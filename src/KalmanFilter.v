==> flow/design.v <==
`timescale 1ns / 1ps
module KalmanFilter(
    input clk,
    input reset,
    input valid_in,
    input [7:0] z_k,
    output reg [7:0] x_k
);
    reg signed [7:0] x_pred; 
    reg [15:0] K_k1,K_k2, P_pred, P_k, test;
    reg [1:0] state;
    parameter Q = 16'd32;     
    parameter R = 16'd64;   
    parameter A = 2'b00, B = 2'b01, C = 2'b10, D = 2'b11;
    always @(posedge clk) begin
        if (reset) begin
            x_k <= 8'd70;  
            x_pred <= 8'd0;
            P_k <= 16'd70;    
            state <= A;
        end else begin
            case (state) 
                A: begin 
                    if (valid_in)
                        state <= B;
                end 
                B: begin
                        x_pred <= x_k;
                        P_pred <= P_k + Q;
                        state <= C;
                end
                C: begin
                    K_k1 <= (P_pred);
                    K_k2 <= (P_pred + R); 
                    state <= D; 
                end 
                D: begin 
                    x_k <= x_pred + ((K_k1*z_k)/K_k2)-((K_k1*x_pred)/K_k2);
                    test <= ((K_k1*P_pred)/K_k2);
                    P_k <= K_k1 - ((K_k1*P_pred)/K_k2);
                    state <= A;
                end 
            endcase
        end
    end
endmodule
# Tool chain data of KalmanFilter
# Tool output for the design above, in the order of the flow.
# Lines are those of the file above, counted from 1.
# Library cell names are shortened.
inputs:
  top: "KalmanFilter"
  clk_port: "clk"
  cell_library: "sky130hd"
  pvt_corner: "tt_025C_1v80"

# Word level
# Counts by Yosys on the flattened word-level netlist (proc, flatten, opt, wreduce; memories kept). Register bits leave out memories and registers merged into their read ports (data or address). Print and check cells are left out. Cells with the same type and inputs are merged into one.
classes:
  n_addsub: 5
  mul: 3
  div_mod_pow: 3
  equal: 4
  mux: 2
  logic: 1
  reduce_logical: 5
ops:
  columns: ["operator", "n"]
  rows:
  - ["divider 16 x 16 -> 16 bit", 3]
  - ["multiplier 16 x 16 -> 16 bit", 1]
  - ["multiplier 16 x 8 -> 16 bit", 2]
  - ["subtractor 16 bit", 1]
  - ["adder 16 x 6 -> 16 bit (second input constant)", 1]
  - ["adder 16 x 7 -> 16 bit (second input constant)", 1]
  - ["adder 8 bit", 1]
  - ["subtractor 8 bit", 1]
  - ["case mux 2 bit (select 4 bit)", 1]
  - ["AND reduction 2 bit", 3]
  - ["== test 2 bit (second input constant)", 2]
  - ["nonzero test 4 bit", 1]
  - ["== test 2 x 1 -> 1 bit (second input constant)", 1]
  - ["!= test 2 bit (second input constant)", 1]
  - ["logical NOT 2 bit", 1]
  - ["2-to-1 mux 2 bit", 1]
  - ["inverter 1 bit", 1]
bits:
  register_bits: 82
  input_bits: 11
  out_inout_bits: 8
  wordCells: 30

# Logic depth
# Depth = most cells in a row (Yosys ltp): at word level without a register or memory, in the mapped netlist without a sequential cell, where the memories' decode and read muxes count.
logic_depth:
  depth_word: 4
  ABC_AREA: 0
  mapped_depth: 186
  ltp_nobuf: 176

# Synthesis result
# Source: synth_stat.txt of the flow (Yosys; design flattened, memories mapped). It holds for the ABC_AREA given above (unset counts as 0); a run with the other value may have another netlist.
by_type:
  columns: ["cell", "n", "type_area_um2"]
  rows:
  - ["ha_1", 534, 6.68E+03]
  - ["fa_1", 207, 4.14E+03]
  - ["xnor2_1", 203, 1.78E+03]
  - ["nand2_1", 451, 1.69E+03]
  - ["inv_1", 419, 1.57E+03]
  - ["nor2_1", 369, 1.39E+03]
  - ["a21oi_1", 263, 1.32E+03]
  - ["edfxtp_1", 42, 1261.21]
  - ["and2_1", 176, 1.1E+03]
  - ["xor2_1", 116, 1.02E+03]
  - ["mux2_2", 84, 945.907]
  - ["o21ai_0", 181, 905.869]
  - ["o21a_1", 118, 885.85]
  - ["a21o_1", 115, 863.328]
  - ["dfxtp_1", 36, 720.691]
  - ["nor3_1", 113, 565.542]
  - ["o211ai_1", 63, 472.954]
  - ["clkbuf_1", 114, 427.91]
# Not listed: further types 66, cells in them 696.
mapped:
  stdcells: 4300
  yosys_area_mm2: 0.0327664
  seq_area_mm2: 0.0019819
  ffs: 78
  buf_cells: 123

# Path before layout
# Source: OpenSTA report_checks on the synthesized netlist (no wires, ideal clock, input and output delay 20% of the period each), path of least setup slack; recovery checks are left aside. Register names are those of the netlist, which keeps one name where synthesis merged equal registers.
synth_timing:
  kind: "input-to-reg"
  start: "in z_k[7]"
  end: "reg x_k[6]"
  tclk_ns: 43.3
  in_delay_ns: 8.660
  setup_time_ns: 0.123
  launch_ns: 8.660
  arrival_ns: 41.154
  required_time_ns: 43.177
  setup_slack_ns: 2.022
  path_delay_ns: 32.617
  stages: 157
  n_path_buf: 14
  synth_period_reached_ns: 41.278
# "path_delay_ns" = arrival - input delay + setup time.
# "stages" counts driving pins, that of a launching flip-flop among them; a cell with two outputs on the path counts twice.
# "synth_period_reached_ns" = period - worst setup slack (recovery checks aside). The figure is calculated, with input and output delays left at 20% of the set period.
# The rows between start and end are the longest chain of elaborated cells between them; the timing report does not say that the signal goes this way. Where chains are equally long, one stands for them.
# A line is the first line of the expression or statement that the cell stems from. Yosys adds cells for indexed reads and writes and turns some case tables into memories.
synth_between:
  path_cell_list: "buf_1 and2_1 fa_1 inv_1 fa_1 inv_1 fa_1 inv_1 fa_1 inv_1 ha_1 and2_1 o21ai_0 a31oi_1 o211ai_1 a21boi_0 nor2_1 inv_1 (+121 left out) o21ai_0 nand2b_1 a211oi_1 o21ai_0 nand3_1 a21oi_1 a211oi_1 ha_1 inv_1 ha_1 fa_1 a21o_1 a21o_1 a21o_1 a21oi_1 xor2_1 a21oi_1 or2_2"
  elab_chain_len: 4
  cells_between: 4
  cone_lines: 1
  classes_between: "add/sub: 2; mul: 1; div: 1"
synth_rtl:
  columns: ["element", "line", "rtl"]
  rows:
  - ["start: declaration", 6, "input [7:0] z_k,"]
  - ["multiplier 16 x 8 -> 16 bit", 38, "x_k <= x_pred + ((K_k1*z_k)/K_k2)-((K_k1*x_pred)/K_k2);"]
  - ["divider 16 x 16 -> 16 bit", 38, null]
  - ["adder 8 bit", 38, null]
  - ["subtractor 8 bit", 38, null]
  - ["end: assignment", 17, "x_k <= 8'd70;"]
  - ["end: assignment", 38, null]
  - ["end: declaration", 7, "output reg [7:0] x_k"]

# Worst path after layout
# Path of least setup slack in the final report of run 1 (OpenROAD, finished layout, wires in). Where an end is a register, its clock arrival counts in the times.
layout_timing:
  kind: "input-to-reg"
  start: "in z_k[6]"
  end: "reg x_k[6]"
  tclk_ns: 24.5
  in_delay_ns: 4.90
  setup_time_ns: 0.11
  launch_ns: 4.90
  arrival_ns: 33.17
  required_time_ns: 24.75
  setup_slack_ns: -8.41
  stages: 155
  n_path_buf: 17
# The rows between start and end are the longest chain of elaborated cells between them; the timing report does not say that the signal goes this way. Where chains are equally long, one stands for them.
layout_between:
  path_cell_list: "buf_8 and2_4 fa_1 inv_2 fa_1 inv_1 fa_1 inv_1 fa_1 inv_2 ha_4 and2_4 o21ai_4 a31oi_4 o211ai_1 and3b_2 nor2_4 inv_2 (+119 left out) nand2b_1 a211oi_2 o21ai_1 nand3_1 a21oi_1 a211oi_1 buf_4 ha_4 inv_2 ha_4 fa_2 a21o_1 a21o_1 a21o_1 a21oi_2 xor2_1 a21oi_1 or2_4"
  elab_chain_len: 4
  cells_between: 4
  cone_lines: 1
  classes_between: "add/sub: 2; mul: 1; div: 1"
layout_rtl:
  columns: ["element", "line", "rtl"]
  rows:
  - ["start: declaration", 6, "input [7:0] z_k,"]
  - ["multiplier 16 x 8 -> 16 bit", 38, "x_k <= x_pred + ((K_k1*z_k)/K_k2)-((K_k1*x_pred)/K_k2);"]
  - ["divider 16 x 16 -> 16 bit", 38, null]
  - ["adder 8 bit", 38, null]
  - ["subtractor 8 bit", 38, null]
  - ["end: assignment", 17, "x_k <= 8'd70;"]
  - ["end: assignment", 38, null]
  - ["end: declaration", 7, "output reg [7:0] x_k"]

# KalmanFilter through Yosys and OpenROAD on sky130hd: 2 stored runs, unordered, with their settings and measured results. The constraints put input and output delay at 20% of the set period each and load the outputs with 0.01 pF.
# "achieved_clock_period_ns": clock period set for the run, less the worst setup slack. It is reckoned from that one timing run; input and output delays stay at 20% of the period that was set.
# "worst_path_time_ns": the worst setup path's part of the clock period (all of it between registers, 20% less for each end at a port) less its slack. A launch clock that arrives late makes it longer, a capture clock that arrives late makes it shorter.
runs:
  - name: "run 1"
    settings:
      period_ns: 24.5
      CORE_UTILIZATION: 37
      PLACE_DENSITY_LB_ADDON: 0.16
      CORE_MARGIN: 9
      CELL_PAD_IN_SITES_GLOBAL_PLACEMENT: 2
      CELL_PAD_IN_SITES_DETAIL_PLACEMENT: 0
      CTS_CLUSTER_DIAMETER: 30
      SLEW_MARGIN: 20
      CAP_MARGIN: 20
    results:
      finalCellArea_mm2: 0.0477896
      worst_path_time_ns: 28.01
      timing.worst_path_kind: "input-to-reg"
      finish.utilization_pct: 54.7
      die_footprint_mm2: 0.0995939
      achieved_clock_period_ns: 32.913
      post_synth_area_mm2: 0.0327664
      final_hold_ws_ns: 0.421
      ws_setup_ns: -8.413
      setup_tns_ns: -182.553
  - name: "run 2"
    settings:
      period_ns: 24.9
      CORE_UTILIZATION: 37
      SETUP_SLACK_MARGIN: 3.64
      PLACE_DENSITY_LB_ADDON: 0.27
      CORE_ASPECT_RATIO: 1.7
      CELL_PAD_IN_SITES_GLOBAL_PLACEMENT: 0
      CELL_PAD_IN_SITES_DETAIL_PLACEMENT: 0
      CTS_CLUSTER_DIAMETER: 202
      CAP_MARGIN: 25
      MIN_ROUTING_LAYER: "met2"
      MAX_ROUTING_LAYER: "met4"
      CORE_MARGIN: 2
      SLEW_MARGIN: 20
    results:
      finalCellArea_mm2: 0.0487455
      worst_path_time_ns: 28.50
      timing.worst_path_kind: "input-to-reg"
      finish.utilization_pct: 55.4
      die_footprint_mm2: 0.0910392
      achieved_clock_period_ns: 33.484
      post_synth_area_mm2: 0.0327664
      final_hold_ws_ns: 0.432
      ws_setup_ns: -8.584
      setup_tns_ns: -191.958
