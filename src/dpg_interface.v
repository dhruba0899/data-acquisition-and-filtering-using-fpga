==> flow/design.v <==
module dpg_interface (
    input wire clk,               
    input wire rst,               
    input wire start_conv,        
    input wire miso,              
    output reg sclk,              
    output reg cs_n,              
    output reg [11:0] adc_data,   
    output reg data_valid         
);    
    localparam IDLE = 2'b00;
    localparam CONVERT = 2'b01;
    localparam FINISH = 2'b10;    
    localparam SCLK_DIV = 50;     
    reg [1:0] state;
    reg [4:0] bit_counter;
    reg [15:0] shift_reg;
    reg [7:0] sclk_counter;
    reg sclk_enable;
    always @(posedge clk or posedge rst) begin
        if (rst) begin
            sclk_counter <= 0;
            sclk <= 0;           
        end else if (sclk_enable) begin
            if (sclk_counter == SCLK_DIV - 1) begin
                sclk <= ~sclk;   
                sclk_counter <= 0;
            end else begin
                sclk_counter <= sclk_counter + 1;
            end
        end else begin
            sclk <= 0;          
            sclk_counter <= 0;
        end
    end
    always @(posedge clk or posedge rst) begin
        if (rst) begin
            state <= IDLE;
            cs_n <= 1;           
            bit_counter <= 0;
            shift_reg <= 0;
            adc_data <= 0;
            data_valid <= 0;
            sclk_enable <= 0;
        end else begin
            case (state)
                IDLE: begin
                    data_valid <= 0;
                    if (start_conv) begin
                        state <= CONVERT;
                        cs_n <= 0;           
                        bit_counter <= 0;
                        shift_reg <= 0;
                        sclk_enable <= 1;    
                    end else begin
                        cs_n <= 1;           
                    end
                end
                CONVERT: begin
                    if (sclk_counter == SCLK_DIV - 1 && sclk == 0) begin   
                        shift_reg <= {shift_reg[14:0], miso};   
                        if (bit_counter == 15) begin   
                            state <= FINISH;
                            sclk_enable <= 0;
                        end else begin
                            bit_counter <= bit_counter + 1;
                        end
                    end
                end
                FINISH: begin
                    cs_n <= 1;   
                    adc_data <= shift_reg[11:0];                    
                    data_valid <= 1;
                    state <= IDLE;
                end                
                default: state <= IDLE;
            endcase
        end
    end
endmodule
=== Tool chain data of dpg_interface ===
What the tools print for dpg_interface, step after step.
Lines are those of the file above, counted from 1.
Not given: --

* Top: dpg_interface
* Clock input: clk
* Cell library: sky130hd
* Timing corner: tt_025C_1v80

=== Word-level counts ===
Counts by Yosys on the flattened word-level netlist (proc, flatten, opt, wreduce; memories kept). Register bits leave out memories and registers merged into their read ports (data or address). Print and check cells are left out. Cells with the same type and inputs are merged into one.

* Flip-flop bits (word level): 43
* Input bits: 4
* Output and inout bits: 15
* Word-level cells: 51

* Add/sub/neg operators: 2
* Equal/unequal tests: 9
* Multiplexer cells: 22
* Bitwise operators: 1
* Reduce/logical cells: 8

{| class="wikitable"
|+ Operators by type and width
! kind !! number
|-
| 12-bit case mux with 2-bit select || 1
|-
| 12-bit 2-to-1 mux || 2
|-
| 8-bit 2-to-1 mux || 2
|-
| 5-bit 2-to-1 mux || 3
|-
| 5-bit case mux with 2-bit select || 1
|-
| 2-bit != test (second input constant) || 4
|-
| 4-bit AND reduction || 2
|-
| 8-bit by 1-bit adder with 8-bit output (second input constant) || 1
|-
| 8-bit by 6-bit equality test with 1-bit output (second input constant) || 1
|-
| 3-bit AND reduction || 2
|-
| 1-bit case mux with 2-bit select || 3
|-
| 2-bit 2-to-1 mux || 3
|-
| 1-bit 2-to-1 mux || 6
|-
| 5-bit by 1-bit adder with 5-bit output (second input constant) || 1
|-
| 5-bit by 4-bit equality test with 1-bit output (second input constant) || 1
|-
| 2-bit nonzero test || 2
|-
| 2-bit case mux with 2-bit select || 1
|-
| 2-bit by 1-bit equality test with 1-bit output (second input constant) || 1
|-
| 2-bit by 1-bit != test with 1-bit output (second input constant) || 1
|-
| 2-bit equality test (second input constant) || 1
|-
| 2-bit logical NOT || 1
|-
| 1-bit logical AND || 1
|-
| 1-bit inverter || 1
|}

=== Depth ===
Depth = most cells in a row (Yosys ltp): at word level without a register or memory, in the mapped netlist without a sequential cell, where the memories' decode and read muxes count.

* Depth after elaboration: 4
* ABC_AREA: 0
* Gate-level depth with buffers: 7
* Depth with buffers taken out: 7

=== Synthesis result ===
Source: synth_stat.txt of the flow (Yosys; design flattened, memories mapped). It holds for the ABC_AREA given above (unset counts as 0); a run with the other value may have another netlist.

{| class="wikitable"
|+ Cell types
! cell type !! number
|-
| sky130_fd_sc_hd__dfrtp_1 || 42
|-
| sky130_fd_sc_hd__mux2_2 || 13
|-
| sky130_fd_sc_hd__nand2_1 || 34
|-
| sky130_fd_sc_hd__o21ai_0 || 11
|-
| sky130_fd_sc_hd__dfstp_2 || 2
|-
| sky130_fd_sc_hd__ha_1 || 4
|-
| sky130_fd_sc_hd__nand3_1 || 10
|-
| sky130_fd_sc_hd__nor2_1 || 11
|-
| sky130_fd_sc_hd__nand4bb_4 || 1
|-
| sky130_fd_sc_hd__xnor2_1 || 3
|-
| sky130_fd_sc_hd__xor2_1 || 3
|-
| sky130_fd_sc_hd__nor4_4 || 1
|-
| sky130_fd_sc_hd__a221o_1 || 2
|-
| sky130_fd_sc_hd__and2_1 || 3
|-
| sky130_fd_sc_hd__and3_1 || 3
|-
| sky130_fd_sc_hd__inv_1 || 5
|-
| sky130_fd_sc_hd__a21o_1 || 2
|-
| sky130_fd_sc_hd__nor3_1 || 3
|}

Not listed: further types 23, cells in them 29.

* Cells in the netlist: 182
* Chip area (Yosys): 0.0019857 sq mm
* Sequential area: 0.0011036 sq mm
* Flip-flop cells: 44
* Buffer cells: 5

=== Path before layout ===
Path of least setup slack by OpenSTA after synthesis, without wires, with an ideal clock, recovery checks aside; 20% of the period is set as input and as output delay. Where synthesis merged equal registers, the netlist keeps one of their names.

* Path type: register to register
* Start: register bit_counter[0]
* End: register bit_counter[3]
* Period: 2.42 ns
* Data arrival time: 1.771 ns
* Required time: 2.294 ns
* Path slack: 0.523 ns
* Path delay: 1.897 ns
* Driving pins on the path: 8
* Buffers on the path: 0
* Period reached after synthesis: 1.897 ns

"path delay" = arrival - input delay + setup time.
"driving pins on the path": output pins that drive a net of the path, with the launching flip-flop's if there is one; two outputs of one cell count as two.
"period reached after synthesis" is the clock period less the worst setup slack; recovery checks do not enter. This is arithmetic on one report: input and output delays are still those of the set period (20% each).
Between the ends stands the longest chain of elaborated cells between them, by number of cells; it is not shown to be the way that was timed. Of several equally long chains one is given.
Each line given opens the expression or statement behind the cell; cells for indexed reads and writes are added by Yosys, which also makes memories of some case tables.
At most two assigning lines are given for a register; there are more.

* Path through: sky130_fd_sc_hd__dfrtp_1 -> sky130_fd_sc_hd__ha_1 -> sky130_fd_sc_hd__and3_1 -> sky130_fd_sc_hd__ha_1 -> sky130_fd_sc_hd__nor2_1 -> sky130_fd_sc_hd__nand2_1 -> sky130_fd_sc_hd__o311a_1 -> sky130_fd_sc_hd__a221o_1
* Cells in the longest elaborated chain: 4

{| class="wikitable"
|+ RTL lines, path after synthesis
! what !! line !! RTL
|-
| start, declared || 16 || <nowiki>reg [4:0] bit_counter;</nowiki>
|-
| start, assigned || 40 || <nowiki>bit_counter <= 0;</nowiki>
|-
| start, assigned || 66 || <nowiki>bit_counter <= bit_counter + 1;</nowiki>
|-
| 5-bit by 1-bit adder with 5-bit output || 66 ||
|-
| 5-bit 2-to-1 mux || 62 || <nowiki>if (bit_counter == 15) begin</nowiki>
|-
| 5-bit 2-to-1 mux || 60 || <nowiki>if (sclk_counter == SCLK_DIV - 1 && sclk == 0) begin</nowiki>
|-
| 5-bit case mux with 2-bit select || 46 || <nowiki>case (state)</nowiki>
|-
| end, assigned || 40 ||
|-
| end, assigned || 66 ||
|-
| end, declared || 16 ||
|}

=== Path in the finished layout ===
Path of least setup slack in the final report of flow run 2 (OpenROAD, finished layout, wires in). Where an end is a register, its clock arrival counts in the times.

* Path type: register to register
* Start: register sclk_counter[1]
* End: register state
* Period: 1.68 ns
* Data arrival time: 2.05 ns
* Required time: 1.86 ns
* Path slack: -0.20 ns
* Driving pins on the path: 9
* Buffers on the path: 2

Where an end lacks its bit number, it is one bit of the signal, or one of the new flip-flops if synthesis recoded a state register.
Between the ends stands the longest chain of elaborated cells between them, by number of cells; it is not shown to be the way that was timed. Of several equally long chains one is given.
At most two assigning lines are given for a register; there are more.

* Path through: sky130_fd_sc_hd__dfrtp_1 -> sky130_fd_sc_hd__inv_2 -> sky130_fd_sc_hd__ha_4 -> sky130_fd_sc_hd__or4b_4 -> sky130_fd_sc_hd__buf_6 -> sky130_fd_sc_hd__nor2_4 -> sky130_fd_sc_hd__buf_6 -> sky130_fd_sc_hd__nand2_4 -> sky130_fd_sc_hd__a22o_1
* Cells in the longest elaborated chain: 4

{| class="wikitable"
|+ RTL lines, path post-layout
! what !! line !! RTL
|-
| start, declared || 18 || <nowiki>reg [7:0] sclk_counter;</nowiki>
|-
| start, assigned || 22 || <nowiki>sclk_counter <= 0;</nowiki>
|-
| start, assigned || 29 || <nowiki>sclk_counter <= sclk_counter + 1;</nowiki>
|-
| 8-bit by 6-bit equality test with 1-bit output || 60 || <nowiki>if (sclk_counter == SCLK_DIV - 1 && sclk == 0) begin</nowiki>
|-
| 1-bit logical AND || 60 ||
|-
| 2-bit 2-to-1 mux || 60 ||
|-
| 2-bit case mux with 2-bit select || 46 || <nowiki>case (state)</nowiki>
|-
| end, assigned || 38 || <nowiki>state <= IDLE;</nowiki>
|-
| end, assigned || 50 || <nowiki>state <= CONVERT;</nowiki>
|-
| end, declared || 15 || <nowiki>reg [1:0] state;</nowiki>
|}

Add stored flow runs of dpg_interface

Below are 2 stored runs of the flow (Yosys, OpenROAD; platform sky130hd) on dpg_interface, each with its settings and what was measured, unordered. Constraints: input delay and output delay 20% of the set period each, output load 0.01 pF.
By "achieved clock period" is meant the clock period of the run minus its worst setup slack. This is arithmetic on one report: input and output delays are still those of the set period (20% each).
"worst setup path time" means the part of the period allowed to the worst setup path (the constraints hold back 20% at inputs and 20% at outputs) less its slack; where the path has registers, the arrival times of their clocks count too.
"power" rests on the timing tool's default activity at the inputs, not on a simulated workload.

Flow run 1
==> flow/run.sh <==
#!/bin/bash
# the make line also repeats the synthesis and layout settings of config.mk as NAME=value (left out here)
make -C /OpenROAD-flow-scripts/flow DESIGN_CONFIG=/design/flow/config.mk WORK_HOME=/design/flow/orfs CLKGATE_MAP_FILE= finish
==> flow/config.mk <==
export PLATFORM = sky130hd
export DESIGN_NAME = dpg_interface
export DESIGN_NICKNAME = dpg_interface
export VERILOG_FILES = /design/flow/design.v
export SDC_FILE = /design/flow/constraint.sdc
export NUM_CORES = 4
export LEC_CHECK = 0
export CAP_MARGIN = 20
export CELL_PAD_IN_SITES_DETAIL_PLACEMENT = 1
export CORE_ASPECT_RATIO = 1.66
export CORE_MARGIN = 2
export CORE_UTILIZATION = 60
export CTS_CLUSTER_DIAMETER = 62
export CTS_CLUSTER_SIZE = 37
export GPL_ROUTABILITY_DRIVEN = 1
export MIN_ROUTING_LAYER = met1
export SETUP_SLACK_MARGIN = 0.52
export SLEW_MARGIN = 20
==> flow/constraint.sdc <==
create_clock -name core_clock -period 2.04 [get_ports {clk}]
set_input_delay 0.4080 -clock core_clock [delete_from_list [all_inputs] [get_ports {clk}]]
set_output_delay 0.4080 -clock core_clock [all_outputs]
set_load 0.01 [all_outputs]

==> results of flow run 1 <==
did not finish, clock tree synthesis stopped with DPL-0033

Flow run 2
==> flow/run.sh <==
#!/bin/bash
# the make line also repeats the synthesis and layout settings of config.mk as NAME=value (left out here)
make -C /OpenROAD-flow-scripts/flow DESIGN_CONFIG=/design/flow/config.mk WORK_HOME=/design/flow/orfs CLKGATE_MAP_FILE= finish
==> flow/config.mk <==
export PLATFORM = sky130hd
export DESIGN_NAME = dpg_interface
export DESIGN_NICKNAME = dpg_interface
export VERILOG_FILES = /design/flow/design.v
export SDC_FILE = /design/flow/constraint.sdc
export NUM_CORES = 4
export LEC_CHECK = 0
export ABC_AREA = 0
export CAP_MARGIN = 20
export CELL_PAD_IN_SITES_GLOBAL_PLACEMENT = 1
export CORE_ASPECT_RATIO = 0.57
export CORE_MARGIN = 2
export CORE_UTILIZATION = 20
export GPL_ROUTABILITY_DRIVEN = 0
export GPL_TIMING_DRIVEN = 0
export MAX_ROUTING_LAYER = met4
export PLACE_DENSITY_LB_ADDON = 0.2
export SETUP_SLACK_MARGIN = 0.32
export SLEW_MARGIN = 20
==> flow/constraint.sdc <==
create_clock -name core_clock -period 1.68 [get_ports {clk}]
set_input_delay 0.3360 -clock core_clock [delete_from_list [all_inputs] [get_ports {clk}]]
set_output_delay 0.3360 -clock core_clock [all_outputs]
set_load 0.01 [all_outputs]

==> results of flow run 2 <==
chip area after synthesis (Yosys): 0.0019857 sq mm
die area: 0.0107726 sq mm
standard-cell area of the final layout: 0.0029378 sq mm
utilization: 0.304
worst setup slack after layout: -0.197 ns
total negative slack: -2.147 ns
power: 2107 µW
achieved clock period: 1.877 ns
worst setup path time: 1.88 ns
worst setup path kind: register to register
